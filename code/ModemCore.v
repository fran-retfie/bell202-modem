==> flow/design.v <==
module OSC( input CLK,
            output signed [17:0] S,
            output signed [17:0] C);
parameter n_bits = 12;
parameter k = 8;
parameter Ac = 16;
reg signed [17:0] X = 17'h1D000;
reg signed [17:0] Y = 17'h00000;
wire signed [17:0] X1;
assign X1 = X - ((k * X) >>> n_bits) + Y;
always @(negedge CLK) begin
  Y <= X1 - ((k * X1 ) >>> n_bits ) - X;
  X <= X1;
end
assign C = Y * Ac;
assign S = X;
endmodule  
module MULT(  output signed [17:0] P,
              input  signed [17:0] A,
              input  signed [17:0] B);
wire signed [35:0] P36;
assign P = (P36>>>17);
MULT18X18 mult (	.P(P36),
									.A(A),
									.B(B));
endmodule  
module LPF( input CLK,
            input      signed [17:0] IN,
            output reg signed [17:0] OUT);
parameter k = 6;
always @(posedge CLK) OUT <= OUT - (OUT>>>k) + (IN>>>(k-1));
endmodule  
module DEMODULATOR  ( input             CLK,
                      input      [17:0] SIG,
                      output reg        DATA,
                      output reg        DET,
                      input      [3:0]  EXTRA_SEL,
                      output reg [17:0] EXTRA);
wire signed [17:0] S1k2;
wire signed [17:0] C1k2;
wire signed [17:0] S2k2;
wire signed [17:0] C2k2;
wire signed [17:0] mixS1k2;
wire signed [17:0] mixC1k2;
wire signed [17:0] mixS2k2;
wire signed [17:0] mixC2k2;
wire signed [17:0] IFS1k2;
wire signed [17:0] IFC1k2;
wire signed [17:0] IFS2k2;
wire signed [17:0] IFC2k2;
wire signed [17:0] BBS1k2;
wire signed [17:0] BBC1k2;
wire signed [17:0] BBS2k2;
wire signed [17:0] BBC2k2;
wire signed [17:0] Simb1k2;
wire signed [17:0] Simb2k2;
reg signed [17:0] DACout;
always @(posedge CLK) begin
	case (EXTRA_SEL)
		4'h0: EXTRA <= S1k2;
		4'h1: EXTRA <= C1k2;
		4'h2: EXTRA <= S2k2;
		4'h3: EXTRA <= C2k2;
		4'h4: EXTRA <= mixS1k2;
		4'h5: EXTRA <= mixC1k2;
		4'h6: EXTRA <= mixS2k2;
		4'h7: EXTRA <= mixC2k2;
		4'h8: EXTRA <= IFS1k2;
		4'h9: EXTRA <= IFC1k2;
		4'hA: EXTRA <= IFS2k2;
		4'hB: EXTRA <= IFC2k2;
		4'hC: EXTRA <= BBS1k2;
		4'hD: EXTRA <= BBC1k2;
		4'hE: EXTRA <= BBS2k2;
		4'hF: EXTRA <= BBC2k2;
	endcase
end
OSC #(.k(8), .Ac(16)) Osc1 (.CLK(CLK),
				 										.S(S1k2),
				 									 	.C(C1k2));
OSC #(.k(26), .Ac(9)) Osc2 (.CLK(CLK),
				 									  .S(S2k2),
				 										.C(C2k2));
MULT MULT1 (	.P(mixS1k2),
							.A(S1k2),
							.B(SIG));
MULT MULT2 (	.P(mixC1k2),
							.A(C1k2),
							.B(SIG));
MULT MULT3 (	.P(mixS2k2),
							.A(S2k2),
							.B(SIG));
MULT MULT4 (	.P(mixC2k2),
							.A(C2k2),
							.B(SIG));
LPF LPF1 ( 	.CLK(CLK),
          	.IN(mixS1k2),
	          .OUT(IFS1k2));
LPF LPF2 ( 	.CLK(CLK),
          	.IN(mixC1k2),
	          .OUT(IFC1k2));
LPF LPF3 ( 	.CLK(CLK),
          	.IN(mixS2k2),
	          .OUT(IFS2k2));
LPF LPF4 ( 	.CLK(CLK),
          	.IN(mixC2k2),
		        .OUT(IFC2k2));
MULT MULT5 (	.P(BBS1k2),
							.A(IFS1k2),
							.B(IFS1k2));
MULT MULT6 (	.P(BBC1k2),
							.A(IFC1k2),
							.B(IFC1k2));
MULT MULT7 (	.P(BBS2k2),
							.A(IFS2k2),
							.B(IFS2k2));
MULT MULT8 (	.P(BBC2k2),
							.A(IFC2k2),
							.B(IFC2k2));
assign Simb1k2 = BBS1k2 + BBC1k2;
assign Simb2k2 = BBS2k2 + BBC2k2;
always @(posedge CLK) DATA <= ((Simb2k2 - Simb1k2) + (DATA ? +18'h0000F : -18'h0000F )) > 0;
wire DET_raw;
assign DET_raw = (Simb1k2 + Simb2k2) > 18'h0004F;
reg [4:0] cnt;
always @(posedge CLK) begin
  if(cnt != 0) begin
    if(cnt == 4'h1)
      DET <= DET_raw;
    cnt <= cnt - 1;
  end else if(DET_raw != DET)
    cnt <= 5'h1F;  
end
endmodule  
module NCO( input CLK,
            input DET,
            input DATA,
            output signed [17:0] S);
reg DATA_old;
initial begin
  DATA_old  = DATA;
end
parameter n_bits = 12;
parameter k1 = 8;
parameter Ac1 = 8;
parameter k2 = 26;
parameter Ac2 = 4;
reg signed [17:0] X;
reg signed [17:0] Y;
wire signed [17:0] X1;
assign X1 = X - (( (DATA ? k2 : k1) * X) >>> n_bits) + Y;
always @(negedge CLK) begin
  if( (DATA != DATA_old)) begin
    DATA_old <= DATA;
    Y <= (DATA ? (Y*29)>>>4 : (Y*9)>>>4);  
  end else begin
    if(DET) begin
      Y <= X1 - (( (DATA ? k2 : k1) * X1 ) >>> n_bits ) - X;
      X <= X1;
    end else begin
      X <= 17'h0E800;
      Y <= 17'h00000;
    end
  end
end
assign S = Y * (DATA ? Ac2 : Ac1);
endmodule  
module DESERIALIZER(  input CLK,
                      input DATA,
                      input DET,
                      output reg CLK_out,
                      output reg VALID,
                      output reg [7:0] DATA_out);
reg [7:0] cnt;
reg DATA_old;
reg [2:0] bitCnt;
reg [2:0] stuffedBit;
initial begin
  DATA_out = 8'hFF;
  cnt = 0;
  bitCnt = 0;
  stuffedBit = 0;
  VALID = 0;
end
always @(posedge CLK) begin
  if(DET) begin
    if(DATA != DATA_old) begin
      cnt <= 8'd0;  
      stuffedBit <= 0;
        if(stuffedBit < 5) begin
          DATA_out <= {1'b0, DATA_out[7:1]};
          bitCnt <= bitCnt + 1;
          if(bitCnt == 3'h0)
            VALID <= 1;
        end else if(stuffedBit > 5) begin
          VALID <= 0;  
          DATA_out <= {1'b0, DATA_out[7:1]};
          bitCnt <= 3'h7;
        end
    end else begin
      if(cnt < 8'd153) begin
        cnt <= cnt + 1;
      end else begin
        cnt <= 8'd51;
        DATA_out <= {1'b1, DATA_out[7:1]};
        bitCnt <= bitCnt + 1;
        if(bitCnt == 3'h0)
          VALID <= 1;
        stuffedBit <= stuffedBit + 1;
      end
    end
    CLK_out <= (bitCnt == 3'h7) && (cnt < 16);
  end else begin
    bitCnt <= 0;
    cnt <= 0;
    stuffedBit <= 0;
  end
  DATA_old <= DATA;
end
endmodule  
module SERIALIZER(  input       CLK,
                    input [7:0] DATA,
                    output reg  DET,
                    input       EN,
                    output reg  DATA_out);
reg [4:0]  stateReg;
reg [7:0]  cnt;
reg [15:0] dataReg;
reg [3:0]  stuffedBit;
reg EN_old;
initial begin
  stateReg = 0;
  DET = 0;
  stuffedBit = 0;
end
always @(posedge CLK) begin
  if(stateReg == 0) begin
    if(EN & !EN_old) begin
      stateReg <= 5'h11;
      cnt <= 8'd102;
      stuffedBit <= 0;
      DET <= 1;
      dataReg <= {DATA[7:0], 8'h7E};
    end else begin
      DET <= 0;
    end
  end else begin
    if(cnt > 0) cnt <= cnt - 1;
    else begin
      cnt <= 8'd102;
      if((stuffedBit < 5) || (stateReg > 5'h8)) begin
        if(!dataReg[0]) begin
          DATA_out <= !DATA_out;
          stuffedBit <= 0;
        end else begin
          stuffedBit <= stuffedBit + 1;
        end
        dataReg <= {1'bX, dataReg[15:1]};
        stateReg <= stateReg - 1;
      end else begin
        DATA_out <= !DATA_out;
        stuffedBit <= 0;
      end
    end
  end
  EN_old <= EN;
end
endmodule  
# Tool chain data of SERIALIZER
# What the tools print for SERIALIZER, step after step.
# Line numbers count from 1 in the design file above.
# Library cell names are shortened.
# A cell with -- has no value.
# design
top_module,SERIALIZER
clk_port,CLK
library,sky130hd
pvt_corner,tt_025C_1v80

# Elaborated design
# Counts by Yosys on the flattened word-level netlist (proc, flatten, opt, wreduce; memories kept). Register bits leave out memories and registers merged into their read ports (data or address). Print and check cells are left out. Cells with the same type and inputs are merged into one.
# op_classes
n_addsub,3
n_logic,3
n_eq,3
n_cmp,3
reduce_and_logical,8
muxes,19
# op_table
operator,n
16-bit 2-to-1 mux,2
15-bit 2-to-1 mux,2
8-bit 2-to-1 mux,3
5-bit 2-to-1 mux,4
4-bit 2-to-1 mux,5
8-bit by 1-bit subtractor with 8-bit output (second input constant),1
8-bit by 1-bit > comparator with 1-bit output (second input constant),1
3-bit AND reduction,2
5-bit by 1-bit subtractor with 5-bit output (second input constant),1
5-bit by 4-bit > comparator with 1-bit output (second input constant),1
5-bit zero test,1
2-bit inequality test (second input constant),2
4-bit by 1-bit adder with 4-bit output (second input constant),1
4-bit by 3-bit < comparator with 1-bit output (second input constant),1
1-bit 2-to-1 mux,3
1-bit NOT,2
1-bit zero test,2
2-bit by 1-bit inequality test with 1-bit output (second input constant),1
2-bit AND reduction,1
2-bit nonzero test,1
1-bit bitwise AND,1
1-bit logical OR,1
# word_totals
reg_bits,36
input_bits,10
output_inout_bits,2
elab_cells,46

# Depth
# Yosys ltp: most cells in a row. Word level: on the elaborated netlist, between registers, memories and ports. Mapped: between sequential cells and ports; inverters and the memories' decode and read muxes count.
# logic_depth
depth_word,5
ABC_AREA,0
depth_mapped,8
depth_no_buf,6

# Netlist
# The flow's flattened synthesis, as Yosys stat reports it; memories are mapped. The netlist is that of the ABC_AREA named above (0 if unset); the other value can give another one.
# types
cell_type,n,area_total_um2
edfxtp_1,35,1.05E+03
nand2_1,28,105.101
ha_1,6,75.072
nand2b_1,9,56.304
xnor2_1,5,43.792
nor2_1,9,33.782
a21oi_1,6,30.029
inv_1,8,30.029
or4_4,2,22.522
a221o_1,2,20.019
dfxtp_1,1,20.019
nand3_1,4,20.019
o21ai_0,4,20.019
and2_1,3,18.768
and4_1,2,17.517
xor2_1,2,17.517
nor3_1,3,15.014
nor3b_1,2,15.014
# Not listed: further types 14, cells in them 18.
# synth_totals
flip_flops,36
seqArea_um2,1071.0
mapped_cells,149
area_um2,1726.7
buf_cells,4

# Timing after synthesis
# OpenSTA on the mapped netlist: ideal clock, no wires. The path of least setup slack (recovery checks aside). Input and output delay are each 20% of the period. Register names are those of the netlist, which keeps one name where synthesis merged equal registers.
# synth_path
kind,register to register
start,reg stateReg[0]
end,reg dataReg[0]
period_ps,3020
t_arrival_ps,2533
n_path_buf,1
path_delay_ps,2942
path_stages,8
setup_slack_ps,78
t_required_ps,2611
t_first_pin_ps,0
setup_ps,409
period_less_setup_slack_ps,2942
# "path_delay_ps" is the arrival time less input delay plus setup time.
# "path_stages" counts driving pins, that of a launching flip-flop among them; a cell with two outputs on the path counts twice.
# "period_less_setup_slack_ps" = period - worst setup slack (recovery checks aside). The figure is calculated, with input and output delays left at 20% of the set period.
# The rows between start and end are the longest chain of elaborated cells between them; the timing report does not say that the signal goes this way. Where chains are equally long, one stands for them.
# A line is the first line of the expression or statement that the cell stems from. Yosys adds cells for indexed reads and writes and turns some case tables into memories.
# The path ends at the enable pin of a flip-flop; only ways to that pin are counted.
# synth_via
cell_sequence,edfxtp_1 inv_1 ha_1 or4b_1 clkbuf_1 clkinv_1 nand2_1 a22oi_1
elab_chain_len,4
cone_cells,7
cone_lines,2
classes_between,compare (1); eq/ne (2); reduce/logical (4)
# synth_rtl
element,line_no,source
start: declaration,226,reg [4:0]  stateReg;
start: assignment,239,stateReg <= 5'h11;
start: assignment,259,stateReg <= stateReg - 1;
5-bit by 4-bit > comparator with 1-bit output,251,if((stuffedBit < 5) || (stateReg > 5'h8)) begin
1-bit logical OR,251,
2-bit nonzero test,--,
3-bit AND reduction,--,
end: assignment,243,"dataReg <= {DATA[7:0], 8'h7E};"
end: assignment,258,"dataReg <= {1'bX, dataReg[15:1]};"
end: declaration,228,reg [15:0] dataReg;

# Worst path after layout
# Path of least setup slack in the final report of flow run 1 (OpenROAD, finished layout, wires in). Where an end is a register, its clock arrival counts in the times.
# The report prints the path's times to 10 ps; the period is as set.
# layout_path
kind,register to register
start,reg stateReg[1]
end,reg dataReg[8]
t_required_ps,2050
period_ps,1980
n_path_buf,2
setup_ps,260
t_first_pin_ps,340
path_stages,9
setup_slack_ps,-40
t_arrival_ps,2080
# The rows between start and end are the longest chain of elaborated cells between them; the timing report does not say that the signal goes this way. Where chains are equally long, one stands for them.
# The path ends at the enable pin of a flip-flop; only ways to that pin are counted.
# layout_via
cell_sequence,edfxtp_1 inv_2 ha_4 or4b_4 clkinv_8 nand2_4 a22oi_2 buf_6 clkbuf_16
elab_chain_len,4
cone_cells,7
cone_lines,2
classes_between,compare (1); eq/ne (2); reduce/logical (4)
# layout_rtl
element,line_no,source
start: declaration,226,reg [4:0]  stateReg;
start: assignment,239,stateReg <= 5'h11;
start: assignment,259,stateReg <= stateReg - 1;
5-bit by 4-bit > comparator with 1-bit output,251,if((stuffedBit < 5) || (stateReg > 5'h8)) begin
1-bit logical OR,251,
2-bit nonzero test,--,
3-bit AND reduction,--,
end: assignment,243,"dataReg <= {DATA[7:0], 8'h7E};"
end: assignment,258,"dataReg <= {1'bX, dataReg[15:1]};"
end: declaration,228,reg [15:0] dataReg;

# SERIALIZER through Yosys and OpenROAD on sky130hd: 2 stored runs, unordered, with their settings and measured results. The constraints put input and output delay at 20% of the set period each and load the outputs with 0.01 pF.
# By "achieved_period_ps" is meant the clock period of the run minus its worst setup slack. This is arithmetic on one report: input and output delays are still those of the set period (20% each).
# "worst_setup_path_time_ps" means the part of the period allowed to the worst setup path (the constraints hold back 20% at inputs and 20% at outputs) less its slack; where the path has registers, the arrival times of their clocks count too.
# "totalPower_mw": no workload was simulated; the value follows from the tool's default switching activity.
# "worst_setup_path_time_ps" is given in steps of 10 ps.
# A setting shown as - is not set for that run.
name,flow run 1,flow run 2
period_ns,1.98,1.77
CORE_UTILIZATION,57,62
PLACE_DENSITY,0.39,-
ABC_AREA,0,-
GPL_TIMING_DRIVEN,1,-
CTS_CLUSTER_SIZE,71,-
CTS_CLUSTER_DIAMETER,345,-
CAP_MARGIN,35,20
MIN_ROUTING_LAYER,met2,met1
CORE_MARGIN,2,3
SLEW_MARGIN,20,25
PLACE_DENSITY_LB_ADDON,-,0.19
GPL_ROUTABILITY_DRIVEN,-,0
dieArea_um2,3485.7,3453.9
timing.hold.ws_ps,518,513
fin_ws_ps,-35,-313
achieved_period_ps,2015,2083
totalPower_mw,1.834,2.205
stdcell_area_um2,2214.6,2414.8
total_negative_slack_ps,-401,-12722
worst_setup_path_time_ps,2020,2080
worst_path_kind,register to register,register to register
layout_utilization_pct,78.3,94.1
yosys.chip_area_um2,1726.7,1726.7
